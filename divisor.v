==> flow/design.v <==
module divisor(clock,contar);  
	input clock;  
	output reg [22:0] contar;
	initial begin    
	contar = 1'b0;  
	end
	always @ (posedge clock) begin    
	contar <= contar + 1'b1;  
	end   
endmodule 
# [Step by step through the tools: divisor]
# What the tools print for divisor, step after step.
# Line numbers count from 1 in the design file above.
# Operators carry their Yosys type and port widths (W data, S select, Z words).
# Library cell names are shortened.
# Not given: -
[inputs] design="divisor" clock="clock" cell_library="sky130hd" corner="tt_025C_1v80"

# [Word level]
# Counts by Yosys on the flattened word-level netlist (proc, flatten, opt, wreduce; memories kept). Register bits leave out memories and registers merged into their read ports (data or address); mux counts leave out enables and synchronous resets folded into registers. Print and check cells are left out. Cells with the same type and inputs are merged into one.
[bits] reg_bits=23 in_bits=1 output_inout_bits=23 word_cells=2
[op_classes] addsub=1
[ops] cell="$add A23 B1 Y23 const B" n=1

# [Depth]
# Yosys ltp: most cells in a row. Word level: on the elaborated netlist, between registers, memories and ports. Mapped: between sequential cells and ports; inverters and the memories' decode and read muxes count.
[depth] word_depth=1 ABC_AREA=1 depth_mapped=8 mapped_depth_nobuf=8

# [Mapped cells and area]
# Source: synth_stat.txt of the flow (Yosys; design flattened, memories mapped). It holds for the ABC_AREA given above (unset counts as 0); a run with the other value may have another netlist.
[mapped] cells=147 yosys_area_um2=1111.1 seqArea_um2=460.4 flip_flops=23 buf_cells=0
[types] cell_type="dfxtp_1" n=23 type_area_um2=460.442
[types] cell_type="nand2_1" n=46 type_area_um2=172.666
[types] cell_type="inv_1" n=19 type_area_um2=71.318
[types] cell_type="nor2_1" n=19 type_area_um2=71.318
[types] cell_type="xor2_1" n=7 type_area_um2=61.309
[types] cell_type="nor2_4" n=4 type_area_um2=45.043
[types] cell_type="xnor2_1" n=4 type_area_um2=35.034
[types] cell_type="nand3_1" n=6 type_area_um2=30.029
[types] cell_type="nand2_4" n=2 type_area_um2=22.522
[types] cell_type="nand3b_1" n=3 type_area_um2=22.522
[types] cell_type="nor2_8" n=1 type_area_um2=20.019
[types] cell_type="nand4_1" n=3 type_area_um2=18.768
[types] cell_type="xor2_2" n=1 type_area_um2=16.266
[types] cell_type="ha_1" n=1 type_area_um2=12.512
[types] cell_type="nand2_2" n=2 type_area_um2=12.512
[types] cell_type="nor2_2" n=2 type_area_um2=12.512
[types] cell_type="nand3b_2" n=1 type_area_um2=11.261
[types] cell_type="o21ai_0" n=2 type_area_um2=10.01
[types] cell_type="o21ai_1" n=1 type_area_um2=5.005

# [Path before layout]
# OpenSTA on the mapped netlist: ideal clock, no wires. The path of least setup slack (recovery checks aside). Input and output delay are each 20% of the period. Register names are those of the netlist, which keeps one name where synthesis merged equal registers.
[synth_timing] kind="register -> register" startpoint="register contar[1]" endpoint="register contar[20]" clock_period_ns=1.63 setup_time_ns=0.112 t_first_pin_ns=0.000 t_arrival_ns=1.194 t_required_ns=1.518 path_slack_ns=0.323 path_delay_ns=1.306 driving_pins=9 n_path_buf=0 period_less_setup_slack_ns=1.307
# "path_delay_ns" is the arrival time less input delay plus setup time.
# "driving_pins": output pins that drive a net of the path, with the launching flip-flop's if there is one; two outputs of one cell count as two.
# "period_less_setup_slack_ns" is the clock period less the worst setup slack; recovery checks do not enter. This is arithmetic on one report: input and output delays are still those of the set period (20% each).
# Between the ends stands the longest chain of elaborated cells between them, by number of cells; it is not shown to be the way that was timed. Of several equally long chains one is given.
# A line is the first line of the expression or statement that the cell stems from. Yosys adds cells for indexed reads and writes and turns some case tables into memories.
[synth_via] cell_sequence="dfxtp_1 ha_1 nand2_2 nor2_4 nand2_4 nor2_8 nand2_1 nand2_1 nand2_1" elab_chain_len=1 cells_between=1 cone_lines=1 classes_between="add/sub (1)"
[synth_lines] item="from (decl)" line=3 source="output reg [22:0] contar;"
[synth_lines] item="from (assign)" line=8 source="contar <= contar + 1'b1;"
[synth_lines] item="$add A23 B1 Y23" line=8
[synth_lines] item="to (assign)" line=8
[synth_lines] item="to (decl)" line=3

# [Path in the finished layout]
# From the final timing report of stored run 1: the path of least setup slack in the routed layout; clock arrival at registers is part of the times.
[layout_timing] kind="register -> output" startpoint="register contar[12]" endpoint="output contar[12]" clock_period_ns=1.99 output_delay_ns=0.40 t_first_pin_ns=0.31 t_arrival_ns=1.36 t_required_ns=1.59 path_slack_ns=0.23 driving_pins=2 n_path_buf=1
[layout_via] cell_sequence="dfxtp_1 clkdlybuf4s50_1" elab_chain_len=0 cells_between=0 cone_lines=0
[layout_lines] item="from (decl)" line=3 source="output reg [22:0] contar;"
[layout_lines] item="from (assign)" line=8 source="contar <= contar + 1'b1;"
[layout_lines] item="to (decl)" line=3

Below are 2 stored runs of the flow (Yosys, OpenROAD; platform sky130hd) on divisor, each with its settings and what was measured, unordered. Constraints: input delay and output delay 20% of the set period each, output load 0.01 pF.
"achievedPeriod_ns" means the clock period less the worst setup slack. The figure is calculated, with input and output delays left at 20% of the set period.
"total_power_w" is the tool's figure for a default switching activity; nothing was simulated.

[flow] stored run 1: files
==> flow/run.sh <==
#!/bin/bash
# the make line also repeats the synthesis and layout settings of config.mk as NAME=value (left out here)
make -C /OpenROAD-flow-scripts/flow DESIGN_CONFIG=/design/flow/config.mk WORK_HOME=/design/flow/orfs CLKGATE_MAP_FILE= finish
==> flow/config.mk <==
export PLATFORM = sky130hd
export DESIGN_NAME = divisor
export DESIGN_NICKNAME = divisor
export VERILOG_FILES = /design/flow/design.v
export SDC_FILE = /design/flow/constraint.sdc
export NUM_CORES = 4
export LEC_CHECK = 0
export ABC_AREA = 1
export CAP_MARGIN = 0
export CORE_MARGIN = 7
export CORE_UTILIZATION = 48
export PLACE_DENSITY_LB_ADDON = 0.02
export SETUP_SLACK_MARGIN = 0.09
export SLEW_MARGIN = 40
export TNS_END_PERCENT = 15
==> flow/constraint.sdc <==
create_clock -name core_clock -period 1.99 [get_ports {clock}]
set_input_delay 0.3980 -clock core_clock [delete_from_list [all_inputs] [get_ports {clock}]]
set_output_delay 0.3980 -clock core_clock [all_outputs]
set_load 0.01 [all_outputs]

[flow] stored run 1: metrics
[metrics] total_power_w = 0.000679
[metrics] fin_ws_ns = 0.231
[metrics] synthArea_um2 = 1111.1
[metrics] finalUtil_pct = 64.0
[metrics] die_footprint_um2 = 3857.7
[metrics] achievedPeriod_ns = 1.759
[metrics] timing.hold.ws_ns = 0.471

[flow] stored run 2: files
==> flow/run.sh <==
#!/bin/bash
# the make line also repeats the synthesis and layout settings of config.mk as NAME=value (left out here)
make -C /OpenROAD-flow-scripts/flow DESIGN_CONFIG=/design/flow/config.mk WORK_HOME=/design/flow/orfs CLKGATE_MAP_FILE= finish
==> flow/config.mk <==
export PLATFORM = sky130hd
export DESIGN_NAME = divisor
export DESIGN_NICKNAME = divisor
export VERILOG_FILES = /design/flow/design.v
export SDC_FILE = /design/flow/constraint.sdc
export NUM_CORES = 4
export LEC_CHECK = 0
export CAP_MARGIN = 35
export CELL_PAD_IN_SITES_DETAIL_PLACEMENT = 1
export CELL_PAD_IN_SITES_GLOBAL_PLACEMENT = 0
export CORE_MARGIN = 4
export CORE_UTILIZATION = 16
export GPL_TIMING_DRIVEN = 1
export MIN_ROUTING_LAYER = met2
export PLACE_DENSITY = 0.54
export SETUP_SLACK_MARGIN = -0.05
export SLEW_MARGIN = 30
export TNS_END_PERCENT = 95
==> flow/constraint.sdc <==
create_clock -name core_clock -period 1.31 [get_ports {clock}]
set_input_delay 0.2620 -clock core_clock [delete_from_list [all_inputs] [get_ports {clock}]]
set_output_delay 0.2620 -clock core_clock [all_outputs]
set_load 0.01 [all_outputs]

[flow] stored run 2: metrics
[metrics] total_power_w = 0.001141
[metrics] fin_ws_ns = -0.072
[metrics] synthArea_um2 = 864.6
[metrics] finalUtil_pct = 28.4
[metrics] die_footprint_um2 = 6643.9
[metrics] achievedPeriod_ns = 1.382
[metrics] timing.hold.ws_ns = 0.467
